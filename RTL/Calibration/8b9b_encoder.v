==> flow/design.v <==
module encoder_8b9b (
    input wire clk,
    input wire rst_n,
    input wire enable,
    input wire [7:0] data_in,   
    output reg [8:0] code_out   
);
    wire B1, B2, B3, X1, X2, Q1, Q2, Q3;
    assign B1 = data_in[7];
    assign B2 = data_in[6];
    assign B3 = data_in[5];
    assign X1 = data_in[4];
    assign X2 = data_in[3];
    assign Q1 = data_in[2];
    assign Q2 = data_in[1];
    assign Q3 = data_in[0];
    wire Y1, Y2, Y3, Y4;
    assign Y1 = (~Q1 & ~Q2 & ~X1) | (Q1 & Q3) | (Q2 & Q3);
    assign Y2 = (~Q1 & ~Q2 & ~X1) | (Q1 & ~Q3) | (Q2 & ~Q3);
    assign Y3 = (Q1 & ~Q2) | (Q1 & Q2 & ~X2) | (~Q2 & Q3);
    assign Y4 = (~Q1 & Q2) | (Q1 & Q2 & ~X2) | (~Q1 & ~Q3);
    always @(posedge clk or negedge rst_n) begin
        if (!rst_n) begin
            code_out <= 9'b0;
        end else if (enable) begin
            code_out <= {B1, X1, Y1, Y2, B2, B3, Y3, Y4, X2};
        end
    end
endmodule
Step by step through the tools: encoder_8b9b
What the tools print for encoder_8b9b, step after step.
Line numbers count from 1 in the design file above.
{ "design": {"top": "encoder_8b9b", "clk_port": "clk", "library": "sky130hd", "lib_corner": "tt_025C_1v80"} }

Word-level counts
Yosys after proc, flatten, opt, wreduce and memory -nomap, before mapping. Enables and synchronous resets that opt folds into registers are not counted as muxes. Memory bits, and registers merged into a memory's read port (data or address), are not among the register bits. Print and check cells are not counted. Equal cells are merged and count once.
{ "word_totals": {"ff_bits": 9} }
{ "op_classes": {"n_logic": 25} }
{ "op_table": {"columns": ["operator", "n"], "rows": [
  ["bitwise AND 1 bit", 12],
  ["OR 1 bit", 8],
  ["inverter 1 bit", 5]
]} }

Longest topological paths
Depth = most cells in a row (Yosys ltp): at word level without a register or memory, in the mapped netlist without a sequential cell, where the memories' decode and read muxes count.
{ "depth": {"depth_word": 5, "ABC_AREA": 0, "depth_mapped": 4, "mapped_depth_nobuf": 3} }

After synthesis
Yosys stat after the flow's synthesis: flattened, memories mapped to cells. It holds for the ABC_AREA given above (unset counts as 0); a run with the other value may have another netlist.
{ "types": {"columns": ["cell_type", "n", "type_area_um2"], "rows": [
  ["sky130_fd_sc_hd__dfrtp_1", 9, 225.216],
  ["sky130_fd_sc_hd__mux2_4", 5, 75.072],
  ["sky130_fd_sc_hd__and3_4", 1, 11.261],
  ["sky130_fd_sc_hd__buf_6", 1, 11.261],
  ["sky130_fd_sc_hd__mux2_2", 1, 11.261],
  ["sky130_fd_sc_hd__nor2_1", 3, 11.261],
  ["sky130_fd_sc_hd__nor3_2", 1, 10.01],
  ["sky130_fd_sc_hd__nand2_1", 2, 7.507],
  ["sky130_fd_sc_hd__nor3b_1", 1, 7.507],
  ["sky130_fd_sc_hd__o211ai_1", 1, 7.507],
  ["sky130_fd_sc_hd__nand2b_1", 1, 6.256],
  ["sky130_fd_sc_hd__nor2_2", 1, 6.256],
  ["sky130_fd_sc_hd__o22ai_1", 1, 6.256],
  ["sky130_fd_sc_hd__a21oi_1", 1, 5.005],
  ["sky130_fd_sc_hd__o21ai_0", 1, 5.005],
  ["sky130_fd_sc_hd__inv_1", 1, 3.754]
]} }
{ "synth_totals": {"cell_count": 31, "flip_flops": 9, "synth_area_um2": 410.4} }

Timing after synthesis
Path of least setup slack by OpenSTA after synthesis, without wires, with an ideal clock, recovery checks aside; 20% of the period is set as input and as output delay. Where synthesis merged equal registers, the netlist keeps one of their names.
{ "synth_timing": {"path_type": "reg2reg", "from": "reg (no name shown)", "to": "reg code_out[2]", "path_delay_ns": 0.779, "period_ns": 0.82, "slack_ns": 0.041, "arrival_ns": 0.654, "t_first_pin_ns": 0.000, "driving_pins": 2, "synth_period_reached_ns": 0.779} }
"path_delay_ns" is the arrival time less input delay plus setup time.
"driving_pins": output pins that drive a net of the path, with the launching flip-flop's if there is one; two outputs of one cell count as two.
"synth_period_reached_ns" = period - worst setup slack (recovery checks aside). The figure is calculated, with input and output delays left at 20% of the set period.
{ "synth_between": {"path_cell_list": "sky130_fd_sc_hd__dfrtp_1 sky130_fd_sc_hd__mux2_4"} }
{ "synth_rtl": {"columns": ["element", "line", "rtl"], "rows": [
  ["end: assignment", 24, "code_out <= 9'b0;"],
  ["end: assignment", 26, "code_out <= {B1, X1, Y1, Y2, B2, B3, Y3, Y4, X2};"],
  ["end: declaration", 6, "output reg [8:0] code_out"]
]} }
No chain of elaborated cells between the ends is given.

Worst path after layout
From the final timing report of run 1: the path of least setup slack in the routed layout; clock arrival at registers is part of the times.
{ "layout_timing": {"path_type": "reg2out", "from": "reg code_out[4]", "to": "out code_out[4]", "period_ns": 0.672, "arrival_ns": 0.78, "driving_pins": 2, "slack_ns": -0.25, "t_first_pin_ns": 0.26} }
{ "layout_between": {"path_cell_list": "sky130_fd_sc_hd__dfrtp_1 sky130_fd_sc_hd__buf_2", "elab_chain_cells": 0} }
{ "layout_rtl": {"columns": ["element", "line", "rtl"], "rows": [
  ["start: declaration", 6, "output reg [8:0] code_out"],
  ["start: assignment", 24, "code_out <= 9'b0;"],
  ["start: assignment", 26, "code_out <= {B1, X1, Y1, Y2, B2, B3, Y3, Y4, X2};"],
  ["end: declaration", 6, null]
]} }

Appendix: measured runs

Measured results for encoder_8b9b: 2 stored runs of the Yosys and OpenROAD flow on sky130hd. The settings differ; the order carries no meaning. The constraints put input and output delay at 20% of the set period each and load the outputs with 0.01 pF.
"achieved clock period (ns)" is the run's clock period less its worst setup slack. It is reckoned from that one timing run; input and output delays stay at 20% of the period that was set.
"worst setup path time (ns)" = time allowed to the worst setup path (clock period - input delay - output delay, where it has them) - its slack; a late launch clock adds to it, a late capture clock takes from it.
By "finish__power__total" is meant OpenSTA's value without simulated activity: inputs other than the clock are taken to toggle once in ten clock periods, and the tool carries that through the logic.

settings of run 1
{
  "period_ns": 0.672,
  "CORE_UTILIZATION": 27,
  "HOLD_SLACK_MARGIN": 0.17,
  "CORE_ASPECT_RATIO": 1.31,
  "GPL_ROUTABILITY_DRIVEN": 0,
  "CTS_CLUSTER_DIAMETER": 391,
  "CAP_MARGIN": 40,
  "CORE_MARGIN": 2,
  "SLEW_MARGIN": 20
}
report of run 1
yosys chip area after synthesis (um^2): 410.4
finish__design__die__area: 1850.5
finish__design__instance__area__stdcell: 721.9
finish__design__instance__utilization: 0.4940
finish__timing__setup__ws: -0.245
finish__timing__setup__tns: -3.407
finish__timing__hold__ws: 0.185
finish__power__total: 1.458e-03
achieved clock period (ns): 0.917
worst setup path time (ns): 0.78
worst setup path kind: reg2out

settings of run 2
{
  "period_ns": 1.17,
  "CORE_UTILIZATION": 20,
  "SETUP_SLACK_MARGIN": 0.01,
  "PLACE_DENSITY_LB_ADDON": 0.08,
  "TNS_END_PERCENT": 100,
  "MAX_ROUTING_LAYER": "met5",
  "CAP_MARGIN": 20,
  "CORE_MARGIN": 2,
  "SLEW_MARGIN": 20
}
report of run 2
yosys chip area after synthesis (um^2): 410.4
finish__design__die__area: 2430.5
finish__design__instance__area__stdcell: 670.6
finish__design__instance__utilization: 0.3454
finish__timing__setup__ws: 0.032
finish__timing__setup__tns: 0.000
finish__timing__hold__ws: 0.279
finish__power__total: 7.845e-04
achieved clock period (ns): 1.138
worst setup path time (ns): 0.90
worst setup path kind: reg2out
