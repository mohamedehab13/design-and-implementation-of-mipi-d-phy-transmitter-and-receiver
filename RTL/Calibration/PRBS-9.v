==> flow/design.v <==
module PRBS_9 (
 input  wire       Clk, 
 input  wire       TxRst,
 input  wire       Enable,
 output wire [7:0] PRBS_Pattern
 );
reg [8:0] lfsr;
wire feedback;
assign feedback = lfsr[8] ^ lfsr[4];   
  always @(posedge Clk or posedge TxRst) begin
    if (TxRst)
        lfsr <= 9'b011111111;   
    else if (Enable)
      lfsr <= {lfsr[7:0], feedback};   
end 
  genvar i;
generate
  for (i = 0; i < 8; i = i + 1) begin
    assign PRBS_Pattern[i] = lfsr[7 - i];
  end
endgenerate
endmodule
# [Step by step through the tools: PRBS_9]
# The steps from the RTL of PRBS_9 to its reports follow in flow order.
# Lines are those of the file above, counted from 1.
# Library cell names are shortened.
# A cell with n/a has no value.
[inputs] design="PRBS_9" clock="Clk" lib="sky130hd" lib_corner="tt_025C_1v80"

# [Elaborated design]
# Source: Yosys, flattened and elaborated, memories not mapped. Widths are those after wreduce; folded enables and synchronous resets count as part of the registers. Registers that Yosys merges into a memory's read port (data or address) are not register bits. Print and check cells do not count. Equal cells are merged and count once.
[word_totals] in_bits=3 elab_cells=2 out_inout_bits=8 register_bits=9
[op_classes] logic=1
[ops] cell="1-bit bitwise XOR" n=1

# [Logic depth]
# Yosys ltp: most cells in a row. Word level: on the elaborated netlist, between registers, memories and ports. Mapped: between sequential cells and ports; inverters and the memories' decode and read muxes count.
[logic_depth] depth_word=1 abc_area=0 depth_mapped=3 depth_no_buf=2

# [Netlist]
# Source: synth_stat.txt of the flow (Yosys; design flattened, memories mapped). It holds for the ABC_AREA given above (unset counts as 0); a run with the other value may have another netlist.
# Totals and module areas in this step are rounded.
[types] type="dfstp_2" n=8 type_area_um2=210.202
[types] type="mux2_4" n=8 type_area_um2=120.115
[types] type="buf_4" n=8 type_area_um2=60.058
[types] type="dfrtp_1" n=1 type_area_um2=25.024
[types] type="buf_6" n=1 type_area_um2=11.261
[types] type="xnor2_1" n=1 type_area_um2=8.758
[types] type="a21oi_1" n=1 type_area_um2=5.005
[types] type="inv_1" n=1 type_area_um2=3.754
[types] type="nor2_1" n=1 type_area_um2=3.754
[synth_totals] mapped_area_um2=448 buf_cells=9 stdcells=30 seqArea_um2=235 flip_flops=9

# [Path before layout]
# Path of least setup slack by OpenSTA after synthesis, without wires, with an ideal clock, recovery checks aside; 20% of the period is set as input and as output delay. Where synthesis merged equal registers, the netlist keeps one of their names.
[synth_path] path_type="register to output" start="register lfsr[4]" end="output PRBS_Pattern[3]" n_path_buf=1 arrival_time_ps=646 period_ps=904 out_delay_ps=181 path_delay_ps=646 t_first_pin_ps=0 driving_pins=2 required_ps=723 path_slack_ps=77 synth_period_reached_ps=827
# "path_delay_ps" is the arrival time less input delay plus setup time.
# At an output port there is no setup time.
# "driving_pins" counts driving pins, that of a launching flip-flop among them; a cell with two outputs on the path counts twice.
# "synth_period_reached_ps" = period - worst setup slack (recovery checks aside). The figure is calculated, with input and output delays left at 20% of the set period.
[synth_via] cell_sequence="dfstp_2 > buf_4" elab_chain_cells=0 cone_cells=0 lines_between=0
[synth_lines] element="from (decl)" line_no=7 text="reg [8:0] lfsr;"
[synth_lines] element="from (assign)" line_no=12 text="lfsr <= 9'b011111111;"
[synth_lines] element="from (assign)" line_no=14 text="lfsr <= {lfsr[7:0], feedback};"
[synth_lines] element="to (decl)" line_no=5 text="output wire [7:0] PRBS_Pattern"

# [Timing after layout]
# From the final timing report of flow run A: the path of least setup slack in the routed layout; clock arrival at registers is part of the times.
# The path's times are printed in steps of 10 ps; the period is the one set.
[layout_path] path_type="register to output" start="register lfsr[7]" end="output PRBS_Pattern[0]" arrival_time_ps=900 out_delay_ps=100 required_ps=420 driving_pins=2 t_first_pin_ps=260 n_path_buf=1 period_ps=525 path_slack_ps=-480
[layout_via] cell_sequence="dfstp_2 > buf_6" elab_chain_cells=0 cone_cells=0 lines_between=0
[layout_lines] element="from (decl)" line_no=7 text="reg [8:0] lfsr;"
[layout_lines] element="from (assign)" line_no=12 text="lfsr <= 9'b011111111;"
[layout_lines] element="from (assign)" line_no=14 text="lfsr <= {lfsr[7:0], feedback};"
[layout_lines] element="to (decl)" line_no=5 text="output wire [7:0] PRBS_Pattern"

# Design PRBS_9 on sky130hd. What follows are 2 stored runs of the flow, each under its own settings; their order means nothing. The constraints put input and output delay at 20% of the set period each and load the outputs with 0.01 pF.
# "achieved_period_ps" is the run's clock period less its worst setup slack. It is reckoned from that one timing run; input and output delays stay at 20% of the period that was set.
# "worst_path_allowed_less_slack_ps": the worst setup path's part of the clock period (all of it between registers, 20% less for each end at a port) less its slack. A launch clock that arrives late makes it longer, a capture clock that arrives late makes it shorter.
# "design_power_w" is the tool's figure for a default switching activity; nothing was simulated.
# "worst_path_allowed_less_slack_ps" is given in steps of 10 ps.
# The results are shown rounded.
run="flow run A" settings period_ns=0.525 CORE_UTILIZATION=39 GPL_ROUTABILITY_DRIVEN=1 CTS_CLUSTER_SIZE=13 CTS_CLUSTER_DIAMETER=320 MIN_ROUTING_LAYER="met1" CAP_MARGIN=20 CORE_MARGIN=2 SLEW_MARGIN=20
run="flow run A" results yosys_chip_area_um2=448 die_area_um2=1440 cell_area_final_um2=662 layout_utilization_pct=60.4 final_setup_ws_ps=-482 setup_tns_ps=-6860 design_power_w=0.00447 achieved_period_ps=1007 worst_path_allowed_less_slack_ps=900 timing.worst_path_kind="register to output"
run="flow run B" settings period_ns=0.547 CORE_UTILIZATION=55 CORE_ASPECT_RATIO=0.61 CELL_PAD_IN_SITES_DETAIL_PLACEMENT=1 ABC_AREA=0 GPL_TIMING_DRIVEN=1 CTS_CLUSTER_SIZE=49 CAP_MARGIN=0 CORE_MARGIN=2 SLEW_MARGIN=20
run="flow run B" outcome="no results, floorplanning failed with PDN-0185"
